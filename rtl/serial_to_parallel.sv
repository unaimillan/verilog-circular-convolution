==> flow/design.v <==
module serial_to_parallel
# (
    parameter XLEN  = 8,
              WIDTH = 16
)
(
    input                                  clk,
    input                                  rst,
    input                                  serial_valid,
    input                     [XLEN - 1:0] serial_data,
    output logic                           parallel_valid,
    output logic [WIDTH - 1:0][XLEN - 1:0] parallel_data
);
    localparam PTR_W   = $clog2 (WIDTH),
               MAX_PTR = PTR_W' (WIDTH - 1);
    logic [PTR_W - 1:0] ptr;
    always_ff @ (posedge clk)
        if (rst)
            ptr <= '0;
        else if (serial_valid)
            ptr <= (ptr == MAX_PTR) ? '0 : ptr + 1'b1;
    always_ff @ (posedge clk)
        if (rst)
            parallel_valid <= 1'b0;
        else
            parallel_valid <= serial_valid & (ptr == MAX_PTR);
    always_ff @ (posedge clk)
        if (serial_valid)
            parallel_data [ptr] <= serial_data;
endmodule
=== From RTL to reports: serial_to_parallel ===
Tool output for the design above, in the order of the flow.
Line numbers count from 1 in the design file above.
Operators carry their Yosys type and port widths (W data, S select, Z words).
Cell names lack the library's common part.
Not given: -

* Top module: serial_to_parallel
* Clock input: clk
* Standard-cell library: sky130hd
* Corner: tt_025C_1v80

=== Word level ===
Source: Yosys, flattened and elaborated, memories not mapped. Widths are those after wreduce; folded enables and synchronous resets count as part of the registers. Registers that Yosys merges into a memory's read port (data or address) are not register bits. Print and check cells do not count. Equal cells are merged and count once.

* Memory bits (writable): 0
* ROM bits: 0
* Clocked read ports x word width: 0
* Memory cells: 0
* Bits in latches: 0
* Cells after elaboration: 13
* Flip-flop bits (word level): 133

* Eq/ne operators: 1
* Multiplexer cells: 1
* Add/sub/neg operators: 2
* Reductions and logical operators: 0
* Shift operators: 2
* Div/mod/pow operators: 0
* Order comparisons: 0
* Bitwise logic cells: 4
* $mul: 0

{| class="wikitable"
|+ Operator list
! kind !! number
|-
| $and A128 B128 Y128 || 1
|-
| $or A128 B128 Y128 || 1
|-
| $not A128 Y128 || 1
|-
| $shift A8 B33 Y128 || 1
|-
| $shift A8 B33 Y128 const A || 1
|-
| $neg A7 Y33 || 1
|-
| $add A4 B1 Y4 const B || 1
|-
| $eq A4 B4 Y1 const B || 1
|-
| $mux W4 || 1
|-
| $and A1 B1 Y1 || 1
|}

=== Logic depth ===
Longest topological path by Yosys (ltp), each cell counted once; first at word level (registers and memories cut), then after technology mapping (sequential cells cut; the memories' decode and read muxes count).

* Depth in word-level cells: 5
* ABC_AREA: 0
* Depth in mapped cells: 8
* Depth with buffers taken out: 6

=== After synthesis ===
The flow's flattened synthesis, as Yosys stat reports it; memories are mapped. The netlist is that of the ABC_AREA named above (0 if unset); the other value can give another one.
The area totals of this step are shown rounded.

* Cell count: 347
* Buffers: 15
* Flip-flop cells: 133
* Synthesis area: 5,870 um^2

{| class="wikitable"
|+ Cells by type
! cell type !! number
|-
| edfxtp_1 || 128
|-
| mux2_2 || 111
|-
| mux2_4 || 7
|-
| dfxtp_1 || 5
|-
| nor2_1 || 12
|-
| nand2_1 || 11
|-
| ha_1 || 3
|-
| clkbuf_1 || 9
|-
| nand2b_1 || 5
|-
| a32o_1 || 3
|-
| nand3_1 || 6
|-
| a22o_1 || 3
|-
| buf_2 || 4
|-
| nor3_1 || 4
|-
| nor3_2 || 2
|-
| inv_1 || 5
|-
| nand2_2 || 3
|-
| xor2_1 || 2
|}

Not listed: further types 18, cells in them 24.

=== Timing after synthesis ===
Path of least setup slack by OpenSTA after synthesis, without wires, with an ideal clock, recovery checks aside; 20% of the period is set as input and as output delay. Where synthesis merged equal registers, the netlist keeps one of their names.

* Path type: register to register
* Start: register ptr[0]
* End: register parallel_data
* Delay of the path: 2.221 ns
* Stages on the path: 9
* Period: 2.32 ns
* Arrival: 1.959 ns
* Setup slack: 0.099 ns
* Path buffers: 3
* Time at the first pin: 0.000 ns
* Library setup time: 0.262 ns
* Synthesis period reached: 2.221 ns

"delay of the path" = arrival - input delay + setup time.
"stages on the path": output pins that drive a net of the path, with the launching flip-flop's if there is one; two outputs of one cell count as two.
"synthesis period reached" = period - worst setup slack (recovery checks aside). The figure is calculated, with input and output delays left at 20% of the set period.
Where an end lacks its bit number, it is one bit of the signal, or one of the new flip-flops if synthesis recoded a state register.
The rows between start and end are the longest chain of elaborated cells between them; the timing report does not say that the signal goes this way. Where chains are equally long, one stands for them.
A line is the first line of the expression or statement that the cell stems from. Yosys adds cells for indexed reads and writes and turns some case tables into memories.

* Cell sequence: dfxtp_1 > buf_2 > inv_1 > ha_1 > buf_2 > nand2b_1 > or3_1 > buf_2 > mux2_1
* Length of the longest elaborated chain: 5
* Elaborated cells on any way between the ends: 6
* Source lines of those cells: 1
* Classes of those cells: add/sub (1); shift (2); logic (3)

{| class="wikitable"
|+ Ends and longest elaborated chain, after synthesis
! element !! line !! text
|-
| start: declaration || 16 || <nowiki>logic [PTR_W - 1:0] ptr;</nowiki>
|-
| start: assignment || 19 || <nowiki>ptr <= '0;</nowiki>
|-
| start: assignment || 21 || <nowiki>ptr <= (ptr == MAX_PTR) ? '0 : ptr + 1'b1;</nowiki>
|-
| $neg A7 Y33 || 29 || <nowiki>parallel_data [ptr] <= serial_data;</nowiki>
|-
| $shift A8 B33 Y128 || 29 ||
|-
| $not A128 Y128 || 29 ||
|-
| $and A128 B128 Y128 || 29 ||
|-
| $or A128 B128 Y128 || 29 ||
|-
| end: assignment || 29 ||
|-
| end: declaration || 12 || <nowiki>output logic [WIDTH - 1:0][XLEN - 1:0] parallel_data</nowiki>
|}

=== Timing after layout ===
From the final timing report of flow run A: the path of least setup slack in the routed layout; clock arrival at registers is part of the times.

* Path type: register to register
* Start: register ptr[0]
* End: register parallel_data
* Period: 2.65 ns
* Time at the first pin: 0.41 ns
* Library setup time: 0.25 ns
* Setup slack: 0.27 ns
* Stages on the path: 7
* Path buffers: 0
* Arrival: 2.54 ns

Where an end lacks its bit number, it is one bit of the signal, or one of the new flip-flops if synthesis recoded a state register.
The rows between start and end are the longest chain of elaborated cells between them; the timing report does not say that the signal goes this way. Where chains are equally long, one stands for them.

* Cell sequence: dfxtp_2 > inv_1 > ha_1 > nand2b_1 > and2_4 > or3_1 > mux2_4
* Length of the longest elaborated chain: 5
* Elaborated cells on any way between the ends: 6
* Source lines of those cells: 1
* Classes of those cells: add/sub (1); shift (2); logic (3)

{| class="wikitable"
|+ Ends and longest elaborated chain, after layout
! element !! line !! text
|-
| start: declaration || 16 || <nowiki>logic [PTR_W - 1:0] ptr;</nowiki>
|-
| start: assignment || 19 || <nowiki>ptr <= '0;</nowiki>
|-
| start: assignment || 21 || <nowiki>ptr <= (ptr == MAX_PTR) ? '0 : ptr + 1'b1;</nowiki>
|-
| $neg A7 Y33 || 29 || <nowiki>parallel_data [ptr] <= serial_data;</nowiki>
|-
| $shift A8 B33 Y128 || 29 ||
|-
| $not A128 Y128 || 29 ||
|-
| $and A128 B128 Y128 || 29 ||
|-
| $or A128 B128 Y128 || 29 ||
|-
| end: assignment || 29 ||
|-
| end: declaration || 12 || <nowiki>output logic [WIDTH - 1:0][XLEN - 1:0] parallel_data</nowiki>
|}

==> results <==
Below are 2 stored runs of the flow (Yosys, OpenROAD; platform sky130hd) on serial_to_parallel, each with its settings and what was measured, unordered. Constraints: input delay and output delay 20% of the set period each, output load 0.01 pF.
"period reached" is the run's clock period less its worst setup slack. It is reckoned from that one timing run; input and output delays stay at 20% of the period that was set.
"time of the worst setup path" is the time allowed to the run's worst setup path (the clock period less input and output delay, where it has them) less its slack. Clock arrival times count: a late capture clock shortens it, a late launch clock lengthens it.
By "total power after layout" is meant OpenSTA's value without simulated activity: inputs other than the clock are taken to toggle once in ten clock periods, and the tool carries that through the logic.
The results are shown rounded.

=== Flow run A ===
{| class="wikitable"
! Setting !! Value
|-
| period_ns || 2.65
|-
| CORE_UTILIZATION || 42
|-
| CAP_MARGIN || 20
|-
| CORE_MARGIN || 2
|-
| SLEW_MARGIN || 20
|-
! Result !! Value
|-
| Standard-cell area of the final layout || 8,120 um^2
|-
| Period reached || 2.379 ns
|-
| Total negative slack || 0.000 ns
|-
| Total power after layout || 0.00529 W
|-
| Area of the die || 14,900 um^2
|-
| Setup slack of the critical path || 0.271 ns
|-
| Chip area after synthesis (Yosys) || 5,870 um^2
|-
| Post-route worst hold slack || 0.570 ns
|-
| Utilization in the final report || 59.0%
|-
| Time of the worst setup path || 2.38 ns
|-
| Worst path kind || register to register
|}

=== Flow run B ===
{| class="wikitable"
! Setting !! Value
|-
| period_ns || 3.0
|-
| CORE_UTILIZATION || 37
|-
| PLACE_DENSITY || 0.69
|-
| GPL_ROUTABILITY_DRIVEN || 1
|-
| CTS_CLUSTER_SIZE || 66
|-
| CTS_CLUSTER_DIAMETER || 260
|-
| CAP_MARGIN || 0
|-
| SLEW_MARGIN || 5
|-
| MAX_ROUTING_LAYER || met4
|-
| CORE_MARGIN || 2
|-
! Result !! Value
|-
| Standard-cell area of the final layout || 8,160 um^2
|-
| Period reached || 2.642 ns
|-
| Total negative slack || 0.000 ns
|-
| Total power after layout || 0.00501 W
|-
| Area of the die || 16,900 um^2
|-
| Setup slack of the critical path || 0.358 ns
|-
| Chip area after synthesis (Yosys) || 5,870 um^2
|-
| Post-route worst hold slack || 0.563 ns
|-
| Utilization in the final report || 51.9%
|-
| Time of the worst setup path || 2.64 ns
|-
| Worst path kind || register to register
|}
