==> flow/design.v <==
module parallel_to_serial
# (
    parameter XLEN  = 8,
              WIDTH = 16
)
(
    input                                  clk,
    input                                  rst,
    input                                  parallel_valid,
    input        [WIDTH - 1:0][XLEN - 1:0] parallel_data,
    output logic                           serial_valid,
    output logic              [XLEN - 1:0] serial_data
);
    localparam PTR_W   = $clog2 (WIDTH),
               MAX_PTR = PTR_W' (WIDTH - 1);
    logic [PTR_W - 1:0] ptr;
    logic [WIDTH - 1:0][XLEN - 1:0] parallel_data_r;
    always_ff @ (posedge clk)
        if (parallel_valid)
            parallel_data_r <= parallel_data;
    always_ff @ (posedge clk)
        if (rst)
            ptr <= '0;
        else if (parallel_valid | ptr != '0)
            ptr <= (ptr == MAX_PTR) ? '0 : ptr + 1'b1;
    assign serial_valid = parallel_valid | ptr != '0;
    assign serial_data  = parallel_data_r[ptr];
endmodule
## Reports on parallel_to_serial

The steps from the RTL of parallel_to_serial to its reports follow in flow order.
Lines are those of the file above, counted from 1.
Operators: Yosys type, input widths -> output width; for muxes data width and select width s.
Library cell names are shortened.
A cell with n/a has no value.

| set-up | value |
|---|---|
| top module | parallel_to_serial |
| clock port | clk |
| library | sky130hd |
| library corner | tt_025C_1v80 |

## Word-level counts

Counts by Yosys on the flattened word-level netlist (proc, flatten, opt, wreduce; memories kept). Register bits leave out memories and registers merged into their read ports (data or address); mux counts leave out enables and synchronous resets folded into registers. Print and check cells are left out. Cells with the same type and inputs are merged into one.

| bit counts | value |
|---|---|
| flip-flop bits (word level) | 132 |
| bits of input ports | 131 |
| output and inout bits | 9 |
| elaborated cells | 8 |

| cells by class | value |
|---|---|
| $add $sub $neg | 1 |
| equal/unequal tests | 1 |
| shift operators | 1 |
| muxes and demuxes | 1 |
| bitwise operators | 1 |
| reductions and logical operators | 1 |

Operators by type and width:

| cell | count |
|---|---|
| $shiftx 128x8->8 | 1 |
| $add 4x1->4 const B | 1 |
| $eq 4x4->1 const B | 1 |
| $reduce_bool 4->1 | 1 |
| $mux 4 | 1 |
| $or 1x1->1 | 1 |

## Logic depth

Longest topological path by Yosys (ltp), each cell counted once; first at word level (registers and memories cut), then after technology mapping (sequential cells cut; the memories' decode and read muxes count).

| depth | value |
|---|---|
| word-level depth | 2 |
| ABC_AREA | 0 |
| gate-level depth with buffers | 7 |
| gate-level depth less buffers | 5 |

## Mapped cells and area

Source: synth_stat.txt of the flow (Yosys; design flattened, memories mapped). It holds for the ABC_AREA given above (unset counts as 0); a run with the other value may have another netlist.
The area totals of this step are shown rounded.

Cell types:

| type | count | area in all (um2) |
|---|---|---|
| edfxtp_1 | 128 | 3.84E+03 |
| mux4_1 | 21 | 551.779 |
| mux4_2 | 11 | 247.738 |
| a22oi_1 | 16 | 120.115 |
| dfxtp_1 | 4 | 80.077 |
| buf_12 | 2 | 40.038 |
| nand2_1 | 9 | 33.782 |
| ha_1 | 2 | 25.024 |
| buf_6 | 2 | 22.522 |
| buf_2 | 3 | 15.014 |
| nor4b_2 | 1 | 15.014 |
| nor2b_1 | 2 | 12.512 |
| buf_1 | 3 | 11.261 |
| inv_1 | 3 | 11.261 |
| mux2i_1 | 1 | 10.01 |
| a211o_1 | 1 | 8.758 |
| xnor2_1 | 1 | 8.758 |
| a211oi_1 | 1 | 7.507 |

Other cell types: 7; their cells: 8.

| mapped netlist | value |
|---|---|
| cell count | 219 |
| mapped area | 5100 um2 |
| area of sequential cells | 3900 um2 |
| mapped flip-flops | 132 |
| buffer cells | 11 |

## Timing after synthesis

Path of least setup slack by OpenSTA after synthesis, without wires, with an ideal clock, recovery checks aside; 20% of the period is set as input and as output delay. Where synthesis merged equal registers, the netlist keeps one of their names.

| timing post-synthesis | value |
|---|---|
| path type | flip-flop to output port |
| start | register ptr[0] |
| end | output port serial_data[3] |
| period | 2650 ps |
| external output delay | 530 ps |
| launch time at the first pin | 0 ps |
| data arrival time | 1418 ps |
| data required time | 2120 ps |
| setup slack | 702 ps |
| path delay | 1418 ps |
| stages | 6 |
| buffers on the path | 2 |
| period reached after synthesis | 1948 ps |

"path delay" is the arrival time less input delay plus setup time.
A path that ends at an output port has no setup time.
"stages": output pins that drive a net of the path, with the launching flip-flop's if there is one; two outputs of one cell count as two.
"period reached after synthesis" = period - worst setup slack (recovery checks aside). The figure is calculated, with input and output delays left at 20% of the set period.
The rows between start and end are the longest chain of elaborated cells between them; the timing report does not say that the signal goes this way. Where chains are equally long, one stands for them.
A line is the first line of the expression or statement that the cell stems from. Yosys adds cells for indexed reads and writes and turns some case tables into memories.

| between the ends, post-synthesis | value |
|---|---|
| cells stage by stage | dfxtp_1 > buf_6 > buf_6 > mux4_1 > a22oi_1 > nand2_1 |
| cells in the longest elaborated chain | 1 |
| elaborated cells between the ends (all ways) | 1 |
| RTL lines with such cells | 1 |
| those cells by class | shift (1) |

RTL lines, path post-synthesis:

| what | RTL line | text |
|---|---|---|
| start, declared | 16 | `logic [PTR_W - 1:0] ptr;` |
| start, assigned | 23 | `ptr <= '0;` |
| start, assigned | 25 | `ptr <= (ptr == MAX_PTR) ? '0 : ptr + 1'b1;` |
| $shiftx 128x8->8 | 27 | `assign serial_data  = parallel_data_r[ptr];` |
| end, declared | 12 | `output logic              [XLEN - 1:0] serial_data` |

## Timing after layout

From the final timing report of run 1: the path of least setup slack in the routed layout; clock arrival at registers is part of the times.
The report prints the path's times to 10 ps; the period is as set.

| timing post-layout | value |
|---|---|
| path type | flip-flop to output port |
| start | register ptr[0] |
| end | output port serial_data[6] |
| period | 2530 ps |
| external output delay | 510 ps |
| launch time at the first pin | 420 ps |
| data arrival time | 2040 ps |
| data required time | 2020 ps |
| setup slack | -10 ps |
| stages | 7 |
| buffers on the path | 3 |

The rows between start and end are the longest chain of elaborated cells between them; the timing report does not say that the signal goes this way. Where chains are equally long, one stands for them.

| between the ends, post-layout | value |
|---|---|
| cells stage by stage | dfxtp_4 > buf_12 > buf_12 > mux4_2 > a22oi_2 > nand2_1 > buf_2 |
| cells in the longest elaborated chain | 1 |
| elaborated cells between the ends (all ways) | 1 |
| RTL lines with such cells | 1 |
| those cells by class | shift (1) |

RTL lines, path post-layout:

| what | RTL line | text |
|---|---|---|
| start, declared | 16 | `logic [PTR_W - 1:0] ptr;` |
| start, assigned | 23 | `ptr <= '0;` |
| start, assigned | 25 | `ptr <= (ptr == MAX_PTR) ? '0 : ptr + 1'b1;` |
| $shiftx 128x8->8 | 27 | `assign serial_data  = parallel_data_r[ptr];` |
| end, declared | 12 | `output logic              [XLEN - 1:0] serial_data` |

==> runs of parallel_to_serial <==
2 stored runs of parallel_to_serial in the flow (synthesis by Yosys, layout by OpenROAD, sky130hd cells), in arbitrary order. Constraints: input delay and output delay 20% of the set period each, output load 0.01 pF.
"reached clock period" means the clock period less the worst setup slack. The figure is calculated, with input and output delays left at 20% of the set period.
"worst path time" means the part of the period allowed to the worst setup path (the constraints hold back 20% at inputs and 20% at outputs) less its slack; where the path has registers, the arrival times of their clocks count too.
"total power after layout": no workload was simulated; the value follows from the tool's default switching activity.
"worst path time" is given in steps of 10 ps.
The results are shown rounded.
Among the settings, . means not set for that run.
Among the results, . means that no value is shown for the run.

| name | run 1 | run 2 |
|---|---|---|
| period_ns | 2.53 | 1.67 |
| CORE_UTILIZATION | 35 | 72 |
| SETUP_SLACK_MARGIN | 0.18 | 0.21 |
| PLACE_DENSITY_LB_ADDON | 0.14 | 0.2 |
| CORE_MARGIN | 4 | 2 |
| CELL_PAD_IN_SITES_GLOBAL_PLACEMENT | 1 | 1 |
| CELL_PAD_IN_SITES_DETAIL_PLACEMENT | 2 | . |
| ABC_AREA | 0 | 1 |
| GPL_ROUTABILITY_DRIVEN | 1 | . |
| CAP_MARGIN | 20 | 20 |
| MIN_ROUTING_LAYER | met1 | . |
| SLEW_MARGIN | 20 | 20 |
| CORE_ASPECT_RATIO | . | 0.83 |
| TNS_END_PERCENT | . | 75 |
| GPL_TIMING_DRIVEN | . | 0 |
| CTS_CLUSTER_SIZE | . | 55 |
| CTS_CLUSTER_DIAMETER | . | 59 |
| MAX_ROUTING_LAYER | . | met4 |
| area of the standard cells in the finished layout (um2) | 7500 | . |
| summed negative setup slack (ps) | -17 | . |
| die outline area (um2) | 17000 | . |
| post-synthesis cell area (um2) | 5100 | . |
| total power after layout (W) | 0.0062 | . |
| worst setup slack after layout (ps) | -12 | . |
| final design utilization (%) | 53 | . |
| worst path time (ps) | 2040 | . |
| kind of the worst setup path | flip-flop to output port | . |
| reached clock period (ps) | 2542 | . |
| smallest hold slack (ps) | 630 | . |

Run 2: did not finish, placement stopped with FLW-0024
