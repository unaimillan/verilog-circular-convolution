==> flow/design.v <==
module circular_convolution #(
    parameter QLEN        = 16,
              FRAC_SIZE   = 12,
              WINDOW_SIZE = 16
)
(
    input                                    clk,
    input                                    rst,
    input        [WINDOW_SIZE-1:0][QLEN-1:0] weights,
    input                                    in_valid,
    input        [WINDOW_SIZE-1:0][QLEN-1:0] in_data,
    output logic                             out_valid,
    output logic [WINDOW_SIZE-1:0][QLEN-1:0] out_data
);
    typedef enum logic[2:0] { 
        ST_IDLE     = 3'd0,
        ST_LOAD_ARG = 3'd1,
        ST_COMPUTE  = 3'd2
    } state_t;
    state_t state, next_state;
    localparam PTR_W   = $clog2 (WINDOW_SIZE);
    localparam MAX_PTR = PTR_W' (WINDOW_SIZE - 1);
    logic [PTR_W - 1: 0]              result_ptr;
    logic                             finished;
    logic [WINDOW_SIZE-1:0][QLEN-1:0] shifted_data;
    always_comb begin
        next_state = state;
        case (state)
            ST_IDLE: 
            begin
                if (in_valid)
                    next_state = ST_LOAD_ARG;
            end
            ST_LOAD_ARG:
            begin
                next_state = ST_COMPUTE;
            end
            ST_COMPUTE:
            begin
                if (finished)
                    next_state = ST_IDLE;
            end
        endcase
    end
    always_ff @ (posedge clk)
        if (rst)
            state <= ST_IDLE;
        else
            state <= next_state;
    always_ff @ (posedge clk) begin
        if (rst)
            result_ptr <= '0;
        else if (state == ST_COMPUTE)
            result_ptr <= (result_ptr == MAX_PTR) ? '0 : result_ptr + 1'b1;
    end
    assign finished = result_ptr == MAX_PTR;
    always_ff @ (posedge clk) begin
        if (next_state == ST_LOAD_ARG)
            shifted_data <= in_data;
        else if (next_state == ST_COMPUTE)
            shifted_data <= { shifted_data[0], shifted_data[WINDOW_SIZE - 1: 1] };
    end
    state_t              state_stage;
    logic [PTR_W - 1: 0] result_ptr_stage;
    logic                finished_stage;
    localparam SUM_SLICE_CNT = 16;
    localparam SUM_SLICE_SIZE = WINDOW_SIZE / SUM_SLICE_CNT;
    logic                    [QLEN-1:0] result;
    logic [SUM_SLICE_CNT-1:0][QLEN-1:0] sum_stage_r, sum_stage;
    logic signed [2*QLEN-1:0] wide_mult;
    logic signed [QLEN-1:0] sweight, sdata;
    always_comb
    begin
        for (int i = 0; i < SUM_SLICE_CNT; i ++)
        begin
            sum_stage[i] = '0;
            for (int j = 0; j < SUM_SLICE_SIZE; j += SUM_SLICE_CNT)
            begin
                sweight = $signed (weights[j]);
                sdata   = $signed (shifted_data[j]);
                wide_mult = sweight * sdata;
                sum_stage[i] += wide_mult[FRAC_SIZE +: QLEN];
            end
        end
    end
    always_ff @ (posedge clk)
    begin
        sum_stage_r <= sum_stage;
    end
    always_comb
    begin
        result = '0;
        for (int i = 0; i < SUM_SLICE_CNT; i ++)
        begin
            result += sum_stage_r[i];
        end
    end
    always_ff @ (posedge clk)
    begin
        if (rst)
        begin
            state_stage      <= ST_IDLE;
            result_ptr_stage <= '0;
            finished_stage   <= '0;
        end
        else
        begin
            state_stage      <= state;
            result_ptr_stage <= result_ptr;
            finished_stage   <= finished;
        end
    end
    always_ff @ (posedge clk)
    begin
        if (state_stage == ST_COMPUTE)
            out_data[result_ptr_stage] <= result;
    end
    always_ff @ (posedge clk)
    begin
        if (rst)
            out_valid <= '0;
        else
            out_valid <= finished_stage;        
    end
endmodule
**Step by step through the tools: circular_convolution**

What the tools print for circular_convolution, step after step.
Lines are those of the file above, counted from 1.
Cell names lack the library's common part.
Not given: -

- Design top: circular_convolution
- Clock: clk
- Cell library: sky130hd
- Corner: tt_025C_1v80

**Word-level counts**

Source: Yosys, flattened and elaborated, memories not mapped. Widths are those after wreduce. Registers that Yosys merges into a memory's read port (data or address) are not register bits. Print and check cells do not count. Equal cells are merged and count once.

- Muxes and demuxes: 6
- Reductions and logical operators: 2
- Bitwise logic cells: 3
- Multipliers: 1
- Equal/unequal tests: 6
- Add/sub/neg operators: 17
- Shift-type cells: 2

Operators with widths:

| cell | count |
|---|---|
| 2-to-1 mux 256 bit | 2 |
| multiplier 16 x 16 -> 28 bit | 1 |
| variable shift 16 x 33 -> 256 bit | 1 |
| variable shift 16 x 33 -> 256 bit (first input constant) | 1 |
| AND 256 bit | 1 |
| bitwise OR 256 bit | 1 |
| NOT 256 bit | 1 |
| adder 16 bit | 15 |
| negation 8 -> 33 bit | 1 |
| == test 3 x 2 -> 1 bit (second input constant) | 3 |
| case mux 3 bit (select 3 bit) | 1 |
| == test 3 x 1 -> 1 bit (second input constant) | 2 |
| 2-to-1 mux 3 bit | 2 |
| adder 4 x 1 -> 4 bit (second input constant) | 1 |
| == test 4 bit (second input constant) | 1 |
| 2-to-1 mux 4 bit | 1 |
| zero test 3 bit | 1 |
| nonzero test 2 bit | 1 |

- Input port bits: 515
- Output and inout bits: 257
- Bits in registers: 784
- Cells after elaboration: 46

**Depth**

Longest topological path by Yosys (ltp), each cell counted once; first at word level (registers and memories cut), then after technology mapping (sequential cells cut; the memories' decode and read muxes count).

- Depth after elaboration: 17
- ABC_AREA: 0
- Depth in mapped cells: 22

**Netlist**

Source: synth_stat.txt of the flow (Yosys; design flattened, memories mapped). It holds for the ABC_AREA given above (unset counts as 0); a run with the other value may have another netlist.

- Sequential area: 15995.3 um^2
- Chip area (Yosys): 33633.5 um^2
- Mapped cells: 2628
- Flip-flops: 543

Cell types:

| cell | count |
|---|---|
| edfxtp_1 | 512 |
| fa_1 | 291 |
| mux2_2 | 333 |
| ha_1 | 132 |
| inv_1 | 345 |
| nand2_1 | 328 |
| o21ai_0 | 154 |
| and2_1 | 118 |
| dfxtp_1 | 31 |
| xnor2_1 | 43 |
| clkbuf_1 | 82 |
| xor2_1 | 23 |
| buf_2 | 33 |
| nor2_1 | 37 |
| o31ai_1 | 16 |
| nor2b_1 | 14 |
| a21oi_1 | 17 |
| or2_2 | 12 |

Other cell types: 43; their cells: 107.

**Path before layout**

OpenSTA on the mapped netlist: ideal clock, no wires. The path of least setup slack (recovery checks aside). Input and output delay are each 20% of the period. Register names are those of the netlist, which keeps one name where synthesis merged equal registers.

- Path type: register to register
- Start point: register state_stage[2]
- End point: register out_data
- Period: 21.1 ns
- Arrival time: 18.703 ns
- Data required time: 19.859 ns
- Slack: 1.155 ns
- Stages: 2
- Path buffers: 0
- Launch time at the first pin: 0.000 ns
- Path delay: 19.944 ns
- Period reached after synthesis: 19.945 ns

"path delay" is the arrival time less input delay plus setup time.
"stages" counts driving pins, that of a launching flip-flop among them; a cell with two outputs on the path counts twice.
"period reached after synthesis" is the clock period less the worst setup slack; recovery checks do not enter. This is arithmetic on one report: input and output delays are still those of the set period (20% each).
An end named without its bit number is one bit of that signal or, where synthesis recoded a state register, one of its new flip-flops.
The rows between start and end are the longest chain of elaborated cells between them; the timing report does not say that the signal goes this way. Where chains are equally long, one stands for them.
A line is the first line of the expression or statement that the cell stems from. Yosys adds cells for indexed reads and writes and turns some case tables into memories.

- Cells stage by stage: dfxtp_1 -> nor3b_1
- Length of the longest elaborated chain: 1
- Elaborated cells on any way between the ends: 1
- Source lines of those cells: 1

Ends and longest elaborated chain, post-synthesis:

| what | line | source |
|---|---|---|
| start, declared | 63 | `state_t              state_stage;` |
| start, assigned | 102 | `state_stage      <= ST_IDLE;` |
| start, assigned | 108 | `state_stage      <= state;` |
| == test 3 x 2 -> 1 bit | 115 | `if (state_stage == ST_COMPUTE)` |
| end, assigned | 116 | `out_data[result_ptr_stage] <= result;` |
| end, declared | 13 | `output logic [WINDOW_SIZE-1:0][QLEN-1:0] out_data` |

**Path in the finished layout**

From the final timing report of job 1: the path of least setup slack in the routed layout; clock arrival at registers is part of the times.

- Path type: input to register
- Start point: input port weights
- End point: register sum_stage_r
- Slack: 6.87 ns
- Arrival time: 9.77 ns
- Input delay: 3.22 ns
- Stages: 21
- Path buffers: 1
- Period: 16.1 ns
- Launch time at the first pin: 3.22 ns
- Data required time: 16.64 ns

An end named without its bit number is one bit of that signal or, where synthesis recoded a state register, one of its new flip-flops.
The rows between start and end are the longest chain of elaborated cells between them; the timing report does not say that the signal goes this way. Where chains are equally long, one stands for them.

- Cells stage by stage: clkdlybuf4s50_1 -> nand2_1 -> fa_1 -> inv_1 -> fa_1 -> inv_1 -> fa_1 -> fa_1 -> inv_1 -> fa_1 -> inv_1 -> fa_1 -> inv_1 -> ha_1 -> nand3_1 -> o211ai_1 -> a221oi_2 -> a221o_1 -> a21oi_1 -> nor3_1 -> xnor2_1
- Length of the longest elaborated chain: 1
- Elaborated cells on any way between the ends: 1
- Source lines of those cells: 1

Ends and longest elaborated chain, after layout:

| what | line | source |
|---|---|---|
| start, declared | 9 | `input        [WINDOW_SIZE-1:0][QLEN-1:0] weights,` |
| multiplier 16 x 16 -> 28 bit | 81 | `wide_mult = sweight * sdata;` |
| end, assigned | 88 | `sum_stage_r <= sum_stage;` |
| end, declared | 69 | `logic [SUM_SLICE_CNT-1:0][QLEN-1:0] sum_stage_r, sum_stage;` |

==> runs of circular_convolution <==
Top module circular_convolution; platform sky130hd; tools Yosys and OpenROAD; 2 stored runs in no particular order. Input and output delays are each 20% of the period that was set; the output load is 0.01 pF.
"achieved period" = clock period - worst setup slack. The figure is calculated, with input and output delays left at 20% of the set period.

### Job 1

Settings: `period_ns=16.1`, `CAP_MARGIN=20`, `CORE_MARGIN=2`, `CORE_UTILIZATION=40`, `SLEW_MARGIN=20`

- Sum of negative setup slack: 0.000 ns
- Worst slack on setup checks: 6.873 ns
- Worst hold slack in the final report: 0.445 ns
- Achieved period: 9.227 ns
- Area inside the die boundary: 86418.4 um^2
- Standard-cell area after layout: 42174.2 um^2
- Netlist area reported by Yosys: 33633.5 um^2

### Job 2

Settings: `period_ns=36.6`, `CORE_UTILIZATION=26`, `SETUP_SLACK_MARGIN=5.0`, `PLACE_DENSITY_LB_ADDON=0.16`, `CELL_PAD_IN_SITES_GLOBAL_PLACEMENT=1`, `TNS_END_PERCENT=100`, `ABC_AREA=1`, `GPL_TIMING_DRIVEN=1`, `CAP_MARGIN=40`, `MAX_ROUTING_LAYER=met5`, `CORE_MARGIN=2`, `SLEW_MARGIN=20`

- Sum of negative setup slack: 0.000 ns
- Worst slack on setup checks: 23.530 ns
- Worst hold slack in the final report: 0.398 ns
- Achieved period: 13.070 ns
- Area inside the die boundary: 137292.0 um^2
- Standard-cell area after layout: 44759.2 um^2
- Netlist area reported by Yosys: 34929.8 um^2
